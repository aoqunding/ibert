==> flow/design.v <==
`timescale 1ps / 1ps
interface axi_stream_if #(
    parameter D_W = 32
);
logic signed [D_W-1:0] tdata;
logic                  tlast;
logic                  tvalid;
logic                  tready;
modport axi_in (
    input  tdata,
    input  tlast,
    input  tvalid,
    output tready
);
modport axi_out (
    input  tready,
    output tdata,
    output tlast,
    output tvalid
);
endinterface
`timescale 1ps / 1ps
package dims;
parameter integer P_MATRIXSIZE_W = 24;
typedef struct packed {
    logic [P_MATRIXSIZE_W-1:0] M1;
    logic [P_MATRIXSIZE_W-1:0] M2;
    logic [P_MATRIXSIZE_W-1:0] M3;
    logic [P_MATRIXSIZE_W-1:0] M1xM3dN1;
    logic [P_MATRIXSIZE_W-1:0] M1dN1;
    logic [P_MATRIXSIZE_W-1:0] M3dN2;
    logic [P_MATRIXSIZE_W-1:0] M1xM3dN1xN2;
    logic [P_MATRIXSIZE_W-1:0] M1xM2;
    logic [P_MATRIXSIZE_W-1:0] M1xM3;
    logic [P_MATRIXSIZE_W-1:0] M1xM1dN1;
    logic [P_MATRIXSIZE_W-1:0] M1dN2;
    logic [P_MATRIXSIZE_W-1:0] M1xM1dN1xN1;
    logic [P_MATRIXSIZE_W-1:0] BLOCKS;
    logic [P_MATRIXSIZE_W-1:0] BLOCK_WIDTH;
    logic [P_MATRIXSIZE_W-1:0] BLOCK_WIDTHdN2;
    logic [P_MATRIXSIZE_W-1:0] BLOCK_SIZEdN2;
    logic [P_MATRIXSIZE_W-1:0] M1xBLOCK_WIDTHdN1xN2;
    logic [P_MATRIXSIZE_W-1:0] M1xBLOCK_WIDTHdN1;
    logic [P_MATRIXSIZE_W-1:0] BLOCKS_A;
    logic [P_MATRIXSIZE_W-1:0] BLOCK_WIDTH_A;
} dimensions;
endpackage
`timescale 1ps / 1ps
module fifo
#(
    parameter integer D_W = 32,
    parameter integer DEPTH = 8
)
(
    input  logic clk,
    input  logic rst,
    input  logic write,
    input  logic read,
    input  logic signed [D_W-1:0] data_in,
    output logic signed [D_W-1:0] data_out,
    output wire                  full,
    output wire                  empty
);
reg [$clog2(DEPTH)-1:0] rdaddr;
reg [$clog2(DEPTH)-1:0] wraddr;
reg [$clog2(DEPTH)-1:0] occup;
reg [DEPTH-1:0] [D_W-1:0]           mem ;
assign full = occup == (DEPTH-1) ? 1 : 0;
assign empty = occup == 0 ? 1 : 0;
always @(posedge clk) begin
    data_out <= read? mem[rdaddr] : '0;
    if (write)
        mem[wraddr] <= data_in;
end
always @(posedge clk) begin
    if (rst) begin
        rdaddr <= 0;
        wraddr <= 0;
        occup  <= 0;
    end else begin
        if (write & !read) begin
            wraddr <= (wraddr == DEPTH-1)? 0 :wraddr + 1;
        end else if (read & !write) begin
            rdaddr <= (rdaddr == DEPTH-1)? 0 : rdaddr + 1;
        end else if (write & read) begin
            wraddr <= (wraddr == DEPTH-1)? 0 :wraddr + 1;
            rdaddr <= (rdaddr == DEPTH-1)? 0 : rdaddr + 1;
        end
        if (read && !write) begin
            occup <= occup - 1;
        end
        else if (!read && write) begin
            occup <= occup + 1;
        end
    end
end
endmodule
# Reports on fifo
# Tool output for the design above, in the order of the flow.
# Lines are those of the file above, counted from 1.
# Library cell names are shortened.
# The mark - stands for no value.
# design
top_module	fifo
clk_port	clk
lib	sky130hd
lib_corner	tt_025C_1v80

# Word-level counts
# Source: Yosys, flattened and elaborated, memories not mapped. Widths are those after wreduce. Registers that Yosys merges into a memory's read port (data or address) are not register bits. Print and check cells do not count. Equal cells are merged and count once.
# op_classes
addsub	5
equal	4
shift	3
n_mux	11
logic	7
reduce_and_logical	10
# ops
cell	n
bitwise AND 256 bit	1
bitwise OR 256 bit	1
variable part select 256 x 9 -> 32 bit	1
inverter 256 bit	1
variable shift 32 x 33 -> 256 bit	1
variable shift 32 x 33 -> 256 bit (first input constant)	1
negation 8 -> 33 bit	1
2-to-1 mux 3 bit	9
adder 3 x 1 -> 3 bit (second input constant)	3
== test 3 bit (second input constant)	3
nonzero test 2 bit	3
AND reduction 2 bit	2
bitwise AND 1 bit	3
subtractor 3 x 1 -> 3 bit (second input constant)	1
zero test 3 bit	1
logical AND 1 bit	2
zero test 1 bit	2
inequality test 2 bit (second input constant)	1
2-to-1 mux 1 bit	2
inverter 1 bit	1
# bits
regBits	297
inputBits	36
out_inout_bits	34
word_cells	45

# Longest topological paths
# Yosys ltp: most cells in a row. Word level: on the elaborated netlist, between registers, memories and ports. Mapped: between sequential cells and ports; inverters and the memories' decode and read muxes count.
# logic_depth
ltp_word	5
ABC_AREA	0
ltp_mapped	10
mapped_depth_nobuf	7

# Synthesis result
# Yosys stat after the flow's synthesis: flattened, memories mapped to cells. It holds for the ABC_AREA given above (unset counts as 0); a run with the other value may have another netlist.
# mapped
mapped_cells	933
synth_area_um2	14116.0
seqArea_um2	8508.2
ffs	297
n_buf	79
# types
cell	n	area_total_um2
edfxtp_1	256	7.69E+03
mux4_2	64	1.44E+03
a22o_1	125	1094.8
dfxtp_1	41	820.787
o2bb2ai_1	66	578.054
mux2i_1	35	350.336
mux2_2	31	349.085
nor2b_1	34	212.704
nand2b_1	33	206.448
buf_2	38	190.182
ha_1	14	175.168
nor2_1	40	150.144
o21ai_0	28	140.134
buf_6	12	135.13
nand2_1	35	131.376
clkbuf_1	27	101.347
inv_1	10	37.536
nand3_1	7	35.034
# Not listed: further types 19, cells in them 37.

# Worst setup path after synthesis
# Path of least setup slack by OpenSTA after synthesis, without wires, with an ideal clock, recovery checks aside; 20% of the period is set as input and as output delay. Where synthesis merged equal registers, the netlist keeps one of their names.
# synth_timing
kind	reg2reg
from	register wraddr[0]
to	register mem
clock_period_ps	2350
setup_time_ps	260
t_first_pin_ps	0
arrival_ps	2063
t_required_ps	2090
path_slack_ps	26
delay_ps	2323
driving_pins	11
n_path_buf	3
period_less_setup_slack_ps	2324
# "delay_ps" = arrival - input delay + setup time.
# "driving_pins" counts driving pins, that of a launching flip-flop among them; a cell with two outputs on the path counts twice.
# "period_less_setup_slack_ps" is the clock period less the worst setup slack; recovery checks do not enter. This is arithmetic on one report: input and output delays are still those of the set period (20% each).
# An end named without its bit number is one bit of that signal or, where synthesis recoded a state register, one of its new flip-flops.
# The rows between start and end are the longest chain of elaborated cells between them; the timing report does not say that the signal goes this way. Where chains are equally long, one stands for them.
# Each line given opens the expression or statement behind the cell; cells for indexed reads and writes are added by Yosys, which also makes memories of some case tables.
# A register here has more assigning lines than the two given.
# synth_between
cell_sequence	dfxtp_1 -> buf_6 -> inv_1 -> ha_1 -> ha_1 -> inv_1 -> ha_1 -> buf_2 -> clkbuf_1 -> nor2b_1 -> mux2_4
elab_chain_len	5
cells_between	6
cone_lines	1
classes_between	1 x add/sub; 2 x shift; 3 x logic
# synth_lines
item	line	rtl
start: declaration	65	reg [$clog2(DEPTH)-1:0] wraddr;
start: assignment	82	wraddr <= (wraddr == DEPTH-1)? 0 :wraddr + 1;
start: assignment	86	wraddr <= (wraddr == DEPTH-1)? 0 :wraddr + 1;
negation 8 -> 33 bit	73	mem[wraddr] <= data_in;
variable shift 32 x 33 -> 256 bit	73
inverter 256 bit	73
bitwise AND 256 bit	73
bitwise OR 256 bit	73
end: assignment	73
end: declaration	67	reg [DEPTH-1:0] [D_W-1:0]           mem ;

# Timing after layout
# From the final timing report of run 2: the path of least setup slack in the routed layout; clock arrival at registers is part of the times.
# The path's times are printed in steps of 10 ps; the period is the one set.
# layout_timing
kind	reg2reg
from	register wraddr[2]
to	register mem
clock_period_ps	2920
setup_time_ps	240
t_first_pin_ps	500
arrival_ps	2800
t_required_ps	3170
path_slack_ps	370
driving_pins	7
n_path_buf	1
# An end named without its bit number is one bit of that signal or, where synthesis recoded a state register, one of its new flip-flops.
# The rows between start and end are the longest chain of elaborated cells between them; the timing report does not say that the signal goes this way. Where chains are equally long, one stands for them.
# A register here has more assigning lines than the two given.
# layout_between
cell_sequence	dfxtp_1 -> inv_1 -> ha_1 -> nor2_1 -> and3_1 -> buf_4 -> a22o_1
elab_chain_len	5
cells_between	6
cone_lines	1
classes_between	1 x add/sub; 2 x shift; 3 x logic
# layout_lines
item	line	rtl
start: declaration	65	reg [$clog2(DEPTH)-1:0] wraddr;
start: assignment	82	wraddr <= (wraddr == DEPTH-1)? 0 :wraddr + 1;
start: assignment	86	wraddr <= (wraddr == DEPTH-1)? 0 :wraddr + 1;
negation 8 -> 33 bit	73	mem[wraddr] <= data_in;
variable shift 32 x 33 -> 256 bit	73
inverter 256 bit	73
bitwise AND 256 bit	73
bitwise OR 256 bit	73
end: assignment	73
end: declaration	67	reg [DEPTH-1:0] [D_W-1:0]           mem ;

Lab notebook: fifo

fifo through Yosys and OpenROAD on sky130hd: 2 stored runs, unordered, with their settings and measured results. The constraints put input and output delay at 20% of the set period each and load the outputs with 0.01 pF.
"period_reached_ps" is the run's clock period less its worst setup slack. It is reckoned from that one timing run; input and output delays stay at 20% of the period that was set.
"worst_path_allowed_less_slack_ps" = time allowed to the worst setup path (clock period - input delay - output delay, where it has them) - its slack; a late launch clock adds to it, a late capture clock takes from it.
By "power.total_mw" is meant OpenSTA's value without simulated activity: inputs other than the clock are taken to toggle once in ten clock periods, and the tool carries that through the logic.
"worst_path_allowed_less_slack_ps" is known to 10 ps.

Run 1, flow files:
==> flow/run.sh <==
#!/bin/bash
# the make line also repeats the synthesis and layout settings of config.mk as NAME=value (left out here)
make -C /OpenROAD-flow-scripts/flow DESIGN_CONFIG=/design/flow/config.mk WORK_HOME=/design/flow/orfs CLKGATE_MAP_FILE= finish
==> flow/config.mk <==
export PLATFORM = sky130hd
export DESIGN_NAME = fifo
export DESIGN_NICKNAME = fifo
export VERILOG_FILES = /design/flow/design.v
export SDC_FILE = /design/flow/constraint.sdc
export NUM_CORES = 4
export LEC_CHECK = 0
export ABC_AREA = 1
export CAP_MARGIN = 35
export CELL_PAD_IN_SITES_DETAIL_PLACEMENT = 2
export CORE_MARGIN = 2
export CORE_UTILIZATION = 55
export GPL_ROUTABILITY_DRIVEN = 0
export MAX_ROUTING_LAYER = met5
export PLACE_DENSITY = 0.4
export SETUP_SLACK_MARGIN = 0.4
export SLEW_MARGIN = 25
==> flow/constraint.sdc <==
create_clock -name core_clock -period 2.24 [get_ports {clk}]
set_input_delay 0.4480 -clock core_clock [delete_from_list [all_inputs] [get_ports {clk}]]
set_output_delay 0.4480 -clock core_clock [all_outputs]
set_load 0.01 [all_outputs]

Run 1: no final report: placement broke off with DPL-0033

Run 2, flow files:
==> flow/run.sh <==
#!/bin/bash
# the make line also repeats the synthesis and layout settings of config.mk as NAME=value (left out here)
make -C /OpenROAD-flow-scripts/flow DESIGN_CONFIG=/design/flow/config.mk WORK_HOME=/design/flow/orfs CLKGATE_MAP_FILE= finish
==> flow/config.mk <==
export PLATFORM = sky130hd
export DESIGN_NAME = fifo
export DESIGN_NICKNAME = fifo
export VERILOG_FILES = /design/flow/design.v
export SDC_FILE = /design/flow/constraint.sdc
export NUM_CORES = 4
export LEC_CHECK = 0
export CAP_MARGIN = 20
export CORE_MARGIN = 2
export CORE_UTILIZATION = 40
export SLEW_MARGIN = 20
==> flow/constraint.sdc <==
create_clock -name core_clock -period 2.92 [get_ports {clk}]
set_input_delay 0.5840 -clock core_clock [delete_from_list [all_inputs] [get_ports {clk}]]
set_output_delay 0.5840 -clock core_clock [all_outputs]
set_load 0.01 [all_outputs]

==> results of run 2, as CSV <==
result,value
period_reached_ps,2546
total_negative_slack_ps,0
worst_path_allowed_less_slack_ps,2550
worst_path_kind,"reg2reg"
synth_area_um2,14116.0
fin_ws_ps,374
final_die_area_um2,36808.3
finalCellArea_um2,16609.7
power.total_mw,11.493
worst_hold_slack_ps,360
